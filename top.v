==> flow/design.v <==
`timescale 1ns / 1ps
module audio_clkgen(
    input mclk,
    output bclk,             
    output wclk,             
    output [7:0] cnt256_n
);
    reg [7:0] r_cnt256_n = 8'd0;
    assign cnt256_n = r_cnt256_n;
    assign bclk     = ~r_cnt256_n[1];
    assign wclk     = r_cnt256_n[7];
    always @(posedge mclk)begin              
        r_cnt256_n <= r_cnt256_n - 8'd1;     
    end
endmodule
`timescale 1ns / 1ps
module audio_processing(
	input clk,
	input [7:0] cnt256_n,
	input signed [15:0] ch1_in,
	input signed [15:0] ch2_in,
	output reg signed [15:0] ch1_out,
	output reg signed [15:0] ch2_out
);
parameter ST_IDLE = 0;
parameter ST_CLIP_L = 1;
parameter ST_CLIP_R = 2;
reg [3:0]  state;
reg signed [15:0] ch1_buf;
reg signed [15:0] ch2_buf;
always @(posedge clk)begin
    if(cnt256_n == 8'd0)begin
        state <= ST_CLIP_L;
    end
end
always @(posedge clk)begin
	if(cnt256_n == 8'd1)begin
		ch1_out <= ch1_buf;
		ch2_out <= ch2_buf;
	end
end
always @(posedge clk)begin
	case(state)
		ST_IDLE : begin
		end
		ST_CLIP_L : begin
			if(ch1_in > $signed(16'h1FFF))begin
				ch1_buf <= 16'h1FFF;
			end
			else if(ch1_in < $signed(16'hE000))begin
				ch1_buf <= 16'hE000;
			end
			else begin
				ch1_buf <= ch1_in;
			end
			state <= ST_CLIP_R;
		end
		ST_CLIP_R : begin
			if(ch2_in > $signed(16'h1FFF))begin
				ch2_buf <= 16'h1FFF;
			end
			else if(ch2_in < $signed(16'hE000))begin
				ch2_buf <= 16'hE000;
			end
			else begin
				ch2_buf <= ch2_in;
			end
			state <= ST_IDLE;
		end
	endcase
end
endmodule
`timescale 1ns / 1ps
module tdm_input(
    input mclk,
    input [7:0] cnt256_n,
    input tdm_in,  
    output reg [15:0] ch1_out,
    output reg [15:0] ch2_out
);
    reg [63:0] data_reg;
    always @(posedge mclk)begin
        if(cnt256_n == 8'd0)begin                
            ch1_out <= data_reg[63:48];
            ch2_out <= data_reg[31:16];
        end
        else if(cnt256_n[1:0] == 2'd2)begin      
            data_reg <= {data_reg[62:0], tdm_in};    
        end
        else begin
        end
    end
endmodule
`timescale 1ns / 1ps
module tdm_output(
	input mclk,
	input [7:0] cnt256_n,
	input [15:0] ch1_in,
	input [15:0] ch2_in,
	output tdm_out
);
	reg [63:0] tdmo_buf;
	assign tdm_out = tdmo_buf[63];
	always @(posedge mclk)begin
		if(cnt256_n == 8'd0)begin
			tdmo_buf <= {ch1_in, 16'd0, ch2_in, 16'd0};
		end
		else if(cnt256_n[1:0] == 2'd0)begin
			tdmo_buf <= {tdmo_buf[62:0], 1'd0};
		end
		else begin
		end
	end
endmodule
`timescale 1ns / 1ps
module top(
	input mclk_in,
	input tdm_in,
	output bclk,
	output wclk,
	output tdm_out
    );
	wire [7:0] cnt256_n;
	wire [15:0] ch1_in;
	wire [15:0] ch2_in;
	wire [15:0] ch1_out;
	wire [15:0] ch2_out;
	tdm_input tdmi (
		.mclk(mclk_in), 
		.cnt256_n(cnt256_n), 
		.tdm_in(tdm_in), 
		.ch1_out(ch1_in), 
		.ch2_out(ch2_in)
	);
	audio_clkgen clkgen (
		.mclk(mclk_in), 
		.cnt256_n(cnt256_n),
		.bclk(bclk), 
		.wclk(wclk) 
	);
	audio_processing dsp(
		.clk(mclk_in),
		.cnt256_n(cnt256_n),
		.ch1_in(ch1_in),
		.ch2_in(ch2_in),
		.ch1_out(ch1_out),
		.ch2_out(ch2_out)
	);
	tdm_output tdmo(
		.mclk(mclk_in),
		.cnt256_n(cnt256_n),
		.ch1_in(ch1_out),
		.ch2_in(ch2_out),
		.tdm_out(tdm_out)
	);
endmodule
# ---- From RTL to reports: top
# The steps from the RTL of top to its reports follow in flow order.
# Lines are those of the file above, counted from 1.
# Not given: n/a
dict set report design {
  top {top}
  clock_port {mclk_in}
  lib {sky130hd}
  pvt_corner {tt_025C_1v80}
}

# ---- Word-level counts
# Yosys after proc, flatten, opt, wreduce and memory -nomap, before mapping. Memory bits, and registers merged into a memory's read port (data or address), are not among the register bits. Print and check cells are not counted. Equal cells are merged and count once.
dict set report classes {
  addsub 1
  n_cmp 2
  n_eq 2
  n_mux 3
  bitwise 2
  reduce_logical 4
}
# op n
set op_table {}
lappend op_table {{2-to-1 mux 64 bit} 2}
lappend op_table {{greater-than comparator 16 x 14 -> 1 bit (second input constant)} 1}
lappend op_table {{< comparator 16 x 14 -> 1 bit (second input constant)} 1}
lappend op_table {{2-to-1 mux 16 bit} 1}
lappend op_table {{subtractor 8 x 1 -> 8 bit (second input constant)} 1}
lappend op_table {{== test 8 x 1 -> 1 bit (second input constant)} 1}
lappend op_table {{logical NOT 8 bit} 1}
lappend op_table {{inverter 1 bit} 2}
lappend op_table {{== test 2 bit (second input constant)} 1}
lappend op_table {{logical NOT 2 bit} 1}
lappend op_table {{AND reduction 2 bit} 1}
lappend op_table {{nonzero test 2 bit} 1}
dict set report bits {
  regBits 168
  input_bits 2
  word_cells 21
}

# ---- Depth
# Yosys ltp: most cells in a row. Word level: on the elaborated netlist, between registers, memories and ports. Mapped: between sequential cells and ports; inverters and the memories' decode and read muxes count.
dict set report depth {
  depth_word 3
  ABC_AREA 1
  mapped_depth 8
  ltp_nobuf 6
}

# ---- Synthesis result
# Yosys stat after the flow's synthesis: flattened, memories mapped to cells. It holds for the ABC_AREA given above (unset counts as 0); a run with the other value may have another netlist.
# The area totals of this step are shown rounded.
dict set report mapped {
  stdcells 417
  area_mm2 0.0058
  seq_area_mm2 0.0046
  flip_flops 167
  buf_cells 15
}
# cell_type n
set types {}
lappend types {sky130_fd_sc_hd__edfxtp_1 127}
lappend types {sky130_fd_sc_hd__dfxtp_1 40}
lappend types {sky130_fd_sc_hd__nand2_1 131}
lappend types {sky130_fd_sc_hd__a21oi_2 15}
lappend types {sky130_fd_sc_hd__inv_1 29}
lappend types {sky130_fd_sc_hd__o21ai_0 17}
lappend types {sky130_fd_sc_hd__ha_1 5}
lappend types {sky130_fd_sc_hd__nor2_1 16}
lappend types {sky130_fd_sc_hd__buf_12 2}
lappend types {sky130_fd_sc_hd__nor2_4 3}
lappend types {sky130_fd_sc_hd__nor2_2 5}
lappend types {sky130_fd_sc_hd__buf_2 5}
lappend types {sky130_fd_sc_hd__buf_6 2}
lappend types {sky130_fd_sc_hd__nand2_4 2}
lappend types {sky130_fd_sc_hd__a21oi_1 4}
lappend types {sky130_fd_sc_hd__xor2_1 2}
lappend types {sky130_fd_sc_hd__buf_4 2}
lappend types {sky130_fd_sc_hd__clkbuf_1 4}
# Other cell types: 4; their cells: 6.

# ---- Worst setup path after synthesis
# Path of least setup slack by OpenSTA after synthesis, without wires, with an ideal clock, recovery checks aside; 20% of the period is set as input and as output delay. Where synthesis merged equal registers, the netlist keeps one of their names.
dict set report synth_timing {
  path_type {reg2reg}
  start {register clkgen.r_cnt256_n[0]}
  end {register tdmi.data_reg[0]}
  clock_period_ns 4.4
  launch_ns 0.000
  t_arrival_ns 1.983
  slack_ns 1.988
  delay_ns 2.412
  driving_pins 3
  n_path_buf 0
  synth_period_reached_ns 2.412
}
# "delay_ns" = arrival - input delay + setup time.
# "driving_pins": output pins that drive a net of the path, with the launching flip-flop's if there is one; two outputs of one cell count as two.
# "synth_period_reached_ns" = period - worst setup slack (recovery checks aside). The figure is calculated, with input and output delays left at 20% of the set period.
# The rows between start and end are the longest chain of elaborated cells between them; the timing report does not say that the signal goes this way. Where chains are equally long, one stands for them.
# A line is the first line of the expression or statement that the cell stems from. Yosys adds cells for indexed reads and writes and turns some case tables into memories.
dict set report synth_via {
  path_cell_list {sky130_fd_sc_hd__dfxtp_1 -> sky130_fd_sc_hd__inv_1 -> sky130_fd_sc_hd__ha_1}
  elab_chain_cells 3
}
# item line
set synth_rtl {}
lappend synth_rtl {{start, declared} 8} ;# reg [7:0] r_cnt256_n = 8'd0;
lappend synth_rtl {{start, assigned} 13} ;# r_cnt256_n <= r_cnt256_n - 8'd1;
lappend synth_rtl {{logical NOT 8 bit} 83} ;# if(cnt256_n == 8'd0)begin
lappend synth_rtl {{inverter 1 bit} n/a}
lappend synth_rtl {{AND reduction 2 bit} n/a}
lappend synth_rtl {{end, assigned} 88} ;# data_reg <= {data_reg[62:0], tdm_in};
lappend synth_rtl {{end, declared} 81} ;# reg [63:0] data_reg;

# ---- Worst path after layout
# Path of least setup slack in the final report of run 2 (OpenROAD, finished layout, wires in). Where an end is a register, its clock arrival counts in the times.
dict set report layout_timing {
  path_type {reg2reg}
  start {register clkgen.r_cnt256_n[0]}
  end {register tdmi.ch1_out[3]}
  clock_period_ns 1.85
  launch_ns 0.41
  t_arrival_ns 1.55
  slack_ns 0.44
  driving_pins 7
  n_path_buf 2
}
# The rows between start and end are the longest chain of elaborated cells between them; the timing report does not say that the signal goes this way. Where chains are equally long, one stands for them.
dict set report layout_via {
  path_cell_list {sky130_fd_sc_hd__dfxtp_2 -> sky130_fd_sc_hd__inv_4 -> sky130_fd_sc_hd__ha_4 -> sky130_fd_sc_hd__nand2_8 -> sky130_fd_sc_hd__nor2_4 -> sky130_fd_sc_hd__buf_12 -> sky130_fd_sc_hd__clkbuf_16}
  elab_chain_cells 1
}
# item line
set layout_rtl {}
lappend layout_rtl {{start, declared} 8} ;# reg [7:0] r_cnt256_n = 8'd0;
lappend layout_rtl {{start, assigned} 13} ;# r_cnt256_n <= r_cnt256_n - 8'd1;
lappend layout_rtl {{logical NOT 8 bit} 83} ;# if(cnt256_n == 8'd0)begin
lappend layout_rtl {{end, assigned} 84} ;# ch1_out <= data_reg[63:48];
lappend layout_rtl {{end, declared} 78} ;# output reg [15:0] ch1_out,

; Module top, platform sky130hd: 2 stored runs of the flow (Yosys, OpenROAD) with differing settings, in no particular order. Input and output delays are each 20% of the period that was set; the output load is 0.01 pF.
; "achievedPeriod_ns" means the clock period less the worst setup slack. The figure is calculated, with input and output delays left at 20% of the set period.
; "totalPower_uw" is the tool's figure for a default switching activity; nothing was simulated.
; Results are given in rounded form.

[run 1: settings]
period_ns = 3.66
CORE_UTILIZATION = 62
PLACE_DENSITY_LB_ADDON = 0.0
CELL_PAD_IN_SITES_GLOBAL_PLACEMENT = 2
CELL_PAD_IN_SITES_DETAIL_PLACEMENT = 2
TNS_END_PERCENT = 45
ABC_AREA = 0
SLEW_MARGIN = 5
MIN_ROUTING_LAYER = met1
MAX_ROUTING_LAYER = met4
CAP_MARGIN = 20
CORE_MARGIN = 2
[run 1: results]
outcome = did not finish, placement stopped with DPL-0033

[run 2: settings]
period_ns = 1.85
CORE_UTILIZATION = 28
SETUP_SLACK_MARGIN = 0.47
PLACE_DENSITY_LB_ADDON = 0.1
ABC_AREA = 1
GPL_TIMING_DRIVEN = 1
GPL_ROUTABILITY_DRIVEN = 0
SLEW_MARGIN = 0
CAP_MARGIN = 20
CORE_MARGIN = 2
[run 2: results]
achievedPeriod_ns = 1.410
totalPower_uw = 7500
finalCellArea_mm2 = 0.0075
fin_ws_ns = 0.44
synthesis_area_mm2 = 0.0058
die_mm2 = 0.022
